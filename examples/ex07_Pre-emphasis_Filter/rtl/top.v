==> flow/design.v <==
module pr_emphasis #(
    parameter DATA_WIDTH = 16,
    parameter ALPHA = 16'd16384
)(
    input clk,
    input rst,
    input en,
    input signed [DATA_WIDTH-1:0] x_in,
    output reg signed [DATA_WIDTH-1:0] y_out
);
reg signed [DATA_WIDTH-1:0] x_prev;
wire signed [2*DATA_WIDTH-1:0] mult_out;
assign mult_out = x_prev * $signed(ALPHA);
wire signed [DATA_WIDTH-1:0] alpha_x_prev;
assign alpha_x_prev = mult_out[30:15];
always @(posedge clk or posedge rst) begin
    if (rst) begin
        x_prev <= 0;
        y_out <= 0;
    end else if (en) begin
        y_out <= x_in - alpha_x_prev;
        x_prev <= x_in;
    end
end
endmodule
(* top *)
module top #(
    parameter CLK_FREQ = 50_000_000,
    parameter BAUD_RATE = 115200
)(
   	(* iopad_external_pin, clkbuf_inhibit *) input i_clk,
   	(* iopad_external_pin *) output clk_en,
    (* iopad_external_pin *) input  i_uart_rx,
    (* iopad_external_pin *) output o_uart_tx,
    (* iopad_external_pin *) output o_uart_tx_oe,
    (* iopad_external_pin *) output o_led,
    (* iopad_external_pin *) output o_led_oe
);
assign clk_en = 1'b1;
reg [25:0] counter = 0;
reg led_reg = 0;
always @(posedge i_clk) begin
    if (counter == 26'd49_999_999) begin
        counter <= 0;
        led_reg <= ~led_reg;
    end else begin
        counter <= counter + 1;
    end
end
assign o_led = led_reg;
assign o_led_oe = 1'b1;
reg [7:0] rst_cnt = 8'hFF;
wire rst = |rst_cnt;
always @(posedge i_clk) begin
    if (rst_cnt != 0)
        rst_cnt <= rst_cnt - 1;
end
wire [7:0] rx_data;
wire rx_valid;
uart_rx #(
    .CLK_FREQ(CLK_FREQ),
    .BAUD_RATE(BAUD_RATE)
) u_rx (
    .clk(i_clk),
    .rst(rst),
    .rx_in(i_uart_rx),
    .rx_data(rx_data),
    .rx_valid(rx_valid)
);
reg [7:0] tx_data;
reg tx_valid;
wire tx_ready;
wire uart_tx_internal;
uart_tx #(
    .CLK_FREQ(CLK_FREQ),
    .BAUD_RATE(BAUD_RATE)
) u_tx (
    .clk(i_clk),
    .rst(rst),
    .tx_data(tx_data),
    .tx_valid(tx_valid),
    .tx_ready(tx_ready),
    .tx_out(uart_tx_internal)
);
assign o_uart_tx = uart_tx_internal;
assign o_uart_tx_oe = 1'b1;
reg [15:0] sample_in;
reg byte_sel = 0;
reg sample_valid;
reg [15:0] timeout_counter = 0;
always @(posedge i_clk) begin
    sample_valid <= 0;
    if (rx_valid) begin
        timeout_counter <= 0;
        if (byte_sel == 0) begin
            sample_in[15:8] <= rx_data;
            byte_sel <= 1;
        end else begin
            sample_in[7:0] <= rx_data;
            byte_sel <= 0;
            sample_valid <= 1;
        end
    end else if (byte_sel == 1) begin
        if (timeout_counter == 16'd50_000) begin
            byte_sel <= 0;
            timeout_counter <= 0;
        end else begin
            timeout_counter <= timeout_counter + 1;
        end
    end
end
wire signed [15:0] filter_out;
pr_emphasis u_filter (
    .clk(i_clk),
    .rst(rst),
    .en(sample_valid),
    .x_in(sample_in),
    .y_out(filter_out)
);
reg [2:0] state = 0;
localparam IDLE   = 3'd0,
           SEND_H = 3'd1,
           WAIT_H = 3'd2,
           SEND_L = 3'd3,
           WAIT_L = 3'd4;
always @(posedge i_clk) begin
    if (rst) begin
        state <= IDLE;
        tx_valid <= 0;
    end else begin
        tx_valid <= 0;
        case (state)
            IDLE:
                if (sample_valid)
                    state <= SEND_H;
            SEND_H:
                if (tx_ready) begin
                    tx_data <= filter_out[15:8];
                    tx_valid <= 1;
                    state <= WAIT_H;
                end
            WAIT_H:
                if (!tx_ready)
                    state <= SEND_L;
            SEND_L:
                if (tx_ready) begin
                    tx_data <= filter_out[7:0];
                    tx_valid <= 1;
                    state <= WAIT_L;
                end
            WAIT_L:
                if (!tx_ready)
                    state <= IDLE;
            default:
                state <= IDLE;
        endcase
    end
end
endmodule
module uart_rx #(
    parameter CLK_FREQ = 100_000_000,
    parameter BAUD_RATE = 115200
)(
    input  wire       clk,
    input  wire       rst,
    input  wire       rx_in,
    output reg  [7:0] rx_data,
    output reg        rx_valid
);
    localparam CLKS_PER_BIT = CLK_FREQ / BAUD_RATE;
    localparam COUNTER_W = $clog2(CLKS_PER_BIT);
    localparam IDLE  = 2'd0;
    localparam START = 2'd1;
    localparam DATA  = 2'd2;
    localparam STOP  = 2'd3;
    reg [1:0] state;
    reg [2:0] bit_idx;
    reg [COUNTER_W-1:0] clk_count;
    reg [7:0] rx_shift;
    reg rx_in_sync1, rx_in_sync2;
    always @(posedge clk) begin
        rx_in_sync1 <= rx_in;
        rx_in_sync2 <= rx_in_sync1;
    end
    always @(posedge clk or posedge rst) begin
        if (rst) begin
            state <= IDLE;
            rx_valid <= 1'b0;
            bit_idx <= 0;
            clk_count <= 0;
            rx_shift <= 0;
            rx_data <= 0;
        end else begin
            rx_valid <= 1'b0;
            case (state)
                IDLE: begin
                    clk_count <= 0;
                    bit_idx <= 0;
                    if (rx_in_sync2 == 1'b0) begin
                        state <= START;
                    end
                end
                START: begin
                    if (clk_count < (CLKS_PER_BIT / 2) - 1) begin
                        clk_count <= clk_count + 1;
                    end else begin
                        clk_count <= 0;
                        if (rx_in_sync2 == 1'b0) begin
                            state <= DATA;
                        end else begin
                            state <= IDLE;
                        end
                    end
                end
                DATA: begin
                    if (clk_count < CLKS_PER_BIT - 1) begin
                        clk_count <= clk_count + 1;
                    end else begin
                        clk_count <= 0;
                        rx_shift[bit_idx] <= rx_in_sync2;
                        if (bit_idx < 7) begin
                            bit_idx <= bit_idx + 1;
                        end else begin
                            bit_idx <= 0;
                            state <= STOP;
                        end
                    end
                end
                STOP: begin
                    if (clk_count < CLKS_PER_BIT - 1) begin
                        clk_count <= clk_count + 1;
                    end else begin
                        clk_count <= 0;
                        if (rx_in_sync2 == 1'b1) begin
                            rx_data <= rx_shift;
                            rx_valid <= 1'b1;
                        end
                        state <= IDLE;
                    end
                end
            endcase
        end
    end
endmodule
module uart_tx #(
    parameter CLK_FREQ = 100_000_000,
    parameter BAUD_RATE = 115200
)(
    input  wire       clk,
    input  wire       rst,
    input  wire [7:0] tx_data,
    input  wire       tx_valid,
    output reg        tx_ready,
    output reg        tx_out
);
    localparam CLKS_PER_BIT = CLK_FREQ / BAUD_RATE;
    localparam COUNTER_W = $clog2(CLKS_PER_BIT);
    localparam IDLE  = 2'd0;
    localparam START = 2'd1;
    localparam DATA  = 2'd2;
    localparam STOP  = 2'd3;
    reg [1:0] state;
    reg [2:0] bit_idx;
    reg [COUNTER_W-1:0] clk_count;
    reg [7:0] tx_shift;
    always @(posedge clk or posedge rst) begin
        if (rst) begin
            state <= IDLE;
            tx_out <= 1'b1;
            tx_ready <= 1'b1;
            bit_idx <= 0;
            clk_count <= 0;
            tx_shift <= 0;
        end else begin
            case (state)
                IDLE: begin
                    tx_out <= 1'b1;
                    tx_ready <= 1'b1;
                    clk_count <= 0;
                    bit_idx <= 0;
                    if (tx_valid && tx_ready) begin
                        tx_shift <= tx_data;
                        tx_ready <= 1'b0;
                        state <= START;
                    end
                end
                START: begin
                    tx_out <= 1'b0;
                    if (clk_count < CLKS_PER_BIT - 1) begin
                        clk_count <= clk_count + 1;
                    end else begin
                        clk_count <= 0;
                        state <= DATA;
                    end
                end
                DATA: begin
                    tx_out <= tx_shift[bit_idx];
                    if (clk_count < CLKS_PER_BIT - 1) begin
                        clk_count <= clk_count + 1;
                    end else begin
                        clk_count <= 0;
                        if (bit_idx < 7) begin
                            bit_idx <= bit_idx + 1;
                        end else begin
                            bit_idx <= 0;
                            state <= STOP;
                        end
                    end
                end
                STOP: begin
                    tx_out <= 1'b1;
                    if (clk_count < CLKS_PER_BIT - 1) begin
                        clk_count <= clk_count + 1;
                    end else begin
                        clk_count <= 0;
                        state <= IDLE;
                    end
                end
            endcase
        end
    end
endmodule
* Step by step through the tools: top
What the tools print for top, step after step.
Lines are those of the file above, counted from 1.
Operators carry their Yosys type and port widths (W data, S select, Z words).
Cell names lack the library's common part.
Not given: n/a
- Top :: top
- Clock input :: i_clk
- Standard-cell library :: sky130hd
- Corner :: tt_025C_1v80

* Word level
Source: Yosys, flattened and elaborated, memories not mapped. Widths are those after wreduce. Registers that Yosys merges into a memory's read port (data or address) are not register bits. Print and check cells do not count.
- Register bits after elaboration :: 170
- Bits of input ports :: 2
- Output and inout port bits :: 5
- Cells after elaboration :: 155
- Add/sub/neg operators :: 9
- Order comparisons :: 5
- Eq/ne operators :: 27
- Shifts and indexed selects :: 3
- Multiplexer cells :: 47
- Bitwise logic cells :: 9
- Reduce/logical cells :: 28
** Operators by type and width (count)
- $mux W8 :: 4
- $pmux W9 S3 :: 1
- $mux W9 :: 3
- $mux W3 :: 9
- $add A26 B1 Y26 const B :: 1
- $eq A26 B26 Y1 const B :: 1
- $ne A2 B2 Y1 const B :: 12
- $mux W2 :: 11
- $add A9 B1 Y9 const B :: 2
- $lt A9 B9 Y1 const B :: 2
- $pmux W9 S2 :: 1
- $add A16 B1 Y16 const B :: 1
- $sub A16 B15 Y16 :: 1
- $eq A16 B16 Y1 const B :: 1
- $pmux W8 S2 :: 1
- $mux W16 :: 1
- $pmux W2 S4 :: 2
- $pmux W3 S5 :: 1
- $reduce_and A2 Y1 :: 6
- $reduce_and A6 Y1 :: 2
- $pmux W3 S2 :: 2
- $mux W1 :: 10
- $lt A9 B8 Y1 const B :: 1
- $reduce_or A9 Y1 :: 1
- $shift A1 B4 Y8 :: 1
- $shift A1 B4 Y8 const A :: 1
- $eq A2 B2 Y1 const B :: 4
- $reduce_bool A4 Y1 :: 2
Other operator kinds: 26; their cells: 43.

* Depth
Longest topological path by Yosys (ltp), each cell counted once; first at word level (registers and memories cut), then after technology mapping (sequential cells cut; the memories' decode and read muxes count).
- Word-level depth :: 7
- ABC_AREA :: 1
- Gate-level depth with buffers :: 12
- Depth with buffers taken out :: 12

* Synthesis result
The flow's flattened synthesis, as Yosys stat reports it; memories are mapped. The netlist is that of the ABC_AREA named above (0 if unset); the other value can give another one.
The area totals of this step are shown rounded.
** Cells by type
- dfrtp_1 :: count 86, total area 2.15E+03 um2
- nand2_1 :: count 330, total area 1.24E+03 um2
- dfxtp_1 :: count 50, total area 1000.96 um2
- edfxtp_1 :: count 33, total area 990.95 um2
- inv_1 :: count 168, total area 630.605 um2
- nand3_1 :: count 86, total area 430.413 um2
- nor2_1 :: count 102, total area 382.867 um2
- o21ai_0 :: count 68, total area 340.326 um2
- ha_1 :: count 26, total area 325.312 um2
- xor2_1 :: count 26, total area 227.718 um2
- a21oi_1 :: count 37, total area 185.178 um2
- nand4_1 :: count 23, total area 143.888 um2
- nor3_1 :: count 22, total area 110.106 um2
- dfstp_2 :: count 4, total area 105.101 um2
- nand3b_1 :: count 12, total area 90.086 um2
- o31ai_1 :: count 6, total area 45.043 um2
- xnor2_1 :: count 5, total area 43.792 um2
- clkbuf_1 :: count 11, total area 41.29 um2
Other cell types: 29; their cells: 47.
- Cell count :: 1142
- Synthesis area :: 8848 um2
- Sequential area :: 4249 um2
- Flip-flops :: 173
- Buffers :: 18

* Path before layout
Source: OpenSTA report_checks on the synthesized netlist (no wires, ideal clock, input and output delay 20% of the period each), path of least setup slack; recovery checks are left aside. Register names are those of the netlist, which keeps one name where synthesis merged equal registers.
- Kind :: register to register
- Start point :: register rst_cnt[3]
- End point :: register state[2]
- Period :: 5390 ps
- Library setup time :: 72 ps
- Launch time at the first pin :: 0 ps
- Arrival time :: 3336 ps
- Data required time :: 5318 ps
- Setup slack :: 1981 ps
- Delay of the path :: 3408 ps
- Stages :: 9
- Buffers on the path :: 1
- Synthesis period reached :: 3409 ps
"delay of the path" is the arrival time less input delay plus setup time.
"stages": output pins that drive a net of the path, with the launching flip-flop's if there is one; two outputs of one cell count as two.
"synthesis period reached" = period - worst setup slack (recovery checks aside). The figure is calculated, with input and output delays left at 20% of the set period.
The rows between start and end are the longest chain of elaborated cells between them; the timing report does not say that the signal goes this way. Where chains are equally long, one stands for them.
A line is the first line of the expression or statement that the cell stems from. Yosys adds cells for indexed reads and writes and turns some case tables into memories.
A register here has more assigning lines than the two given.
- Path through :: edfxtp_1 nor2_1 nand2_1 or2_1 or2_1 buf_2 inv_1 nand2_1 nor2_1
- Length of the longest elaborated chain :: 1
- Elaborated cells between the ends (all ways) :: 1
- RTL lines with such cells :: 1
- Classes of those cells :: reduce/logical (1)
** Ends and longest elaborated chain, after synthesis
- from (decl) :: line 52 : reg [7:0] rst_cnt = 8'hFF;
- from (assign) :: line 56 : rst_cnt <= rst_cnt - 1;
- $reduce_or A8 Y1 :: line 53 : wire rst = |rst_cnt;
- to (assign) :: line 128 : state <= IDLE;
- to (assign) :: line 135 : state <= SEND_H;
- to (decl) :: line 120 : reg [2:0] state = 0;

* Path in the finished layout
Path of least setup slack in the final report of run 1 (OpenROAD, finished layout, wires in). Where an end is a register, its clock arrival counts in the times.
The path's times are printed in steps of 10 ps; the period is the one set.
- Kind :: register to register
- Start point :: register rst_cnt[3]
- End point :: register tx_data[2]
- Period :: 2620 ps
- Library setup time :: 360 ps
- Launch time at the first pin :: 430 ps
- Arrival time :: 2320 ps
- Data required time :: 2680 ps
- Setup slack :: 370 ps
- Stages :: 7
- Buffers on the path :: 1
The rows between start and end are the longest chain of elaborated cells between them; the timing report does not say that the signal goes this way. Where chains are equally long, one stands for them.
- Path through :: edfxtp_1 nor2_1 nand2_1 or2_1 or2_1 buf_2 nor2_1
- Length of the longest elaborated chain :: 3
- Elaborated cells between the ends (all ways) :: 3
- RTL lines with such cells :: 1
- Classes of those cells :: logic (1); reduce/logical (2)
** Ends and longest elaborated chain, after layout
- from (decl) :: line 52 : reg [7:0] rst_cnt = 8'hFF;
- from (assign) :: line 56 : rst_cnt <= rst_cnt - 1;
- $reduce_or A8 Y1 :: line 53 : wire rst = |rst_cnt;
- $not A1 Y1
- $reduce_and A4 Y1
- to (assign) :: line 138 : tx_data <= filter_out[15:8];
- to (assign) :: line 147 : tx_data <= filter_out[7:0];
- to (decl) :: line 70 : reg [7:0] tx_data;

Lab notebook: top

Measured results for top: 2 stored runs of the Yosys and OpenROAD flow on sky130hd. The settings differ; the order carries no meaning. The constraints put input and output delay at 20% of the set period each and load the outputs with 0.01 pF.
By "total power of the final layout" is meant OpenSTA's value without simulated activity: inputs other than the clock are taken to toggle once in ten clock periods, and the tool carries that through the logic.
The results are shown rounded.

** Run 1
- Settings :: period_ns=2.62; CORE_UTILIZATION=72; PLACE_DENSITY_LB_ADDON=0.17; HOLD_SLACK_MARGIN=0.23; TNS_END_PERCENT=95; ABC_AREA=1; GPL_TIMING_DRIVEN=0; CTS_CLUSTER_SIZE=97; CTS_CLUSTER_DIAMETER=216; CAP_MARGIN=15; MAX_ROUTING_LAYER=met5; CORE_MARGIN=2; SLEW_MARGIN=20
- Die footprint :: 13190 um2
- Final setup TNS :: 0 ps
- Synthesis area :: 8848 um2
- Setup slack of the worst path :: 366 ps
- Std-cell area (final layout) :: 9819 um2
- Total power of the final layout :: 0.005989 W

** Run 2
- Settings :: period_ns=3.77; CORE_UTILIZATION=60; PLACE_DENSITY=0.55; CORE_ASPECT_RATIO=1.64; CELL_PAD_IN_SITES_GLOBAL_PLACEMENT=3; TNS_END_PERCENT=40; GPL_TIMING_DRIVEN=0; GPL_ROUTABILITY_DRIVEN=1; CTS_CLUSTER_SIZE=77; CTS_CLUSTER_DIAMETER=253; SLEW_MARGIN=40; MIN_ROUTING_LAYER=met1; CAP_MARGIN=20; CORE_MARGIN=2
- Outcome :: no results, placement failed with GPL-0301
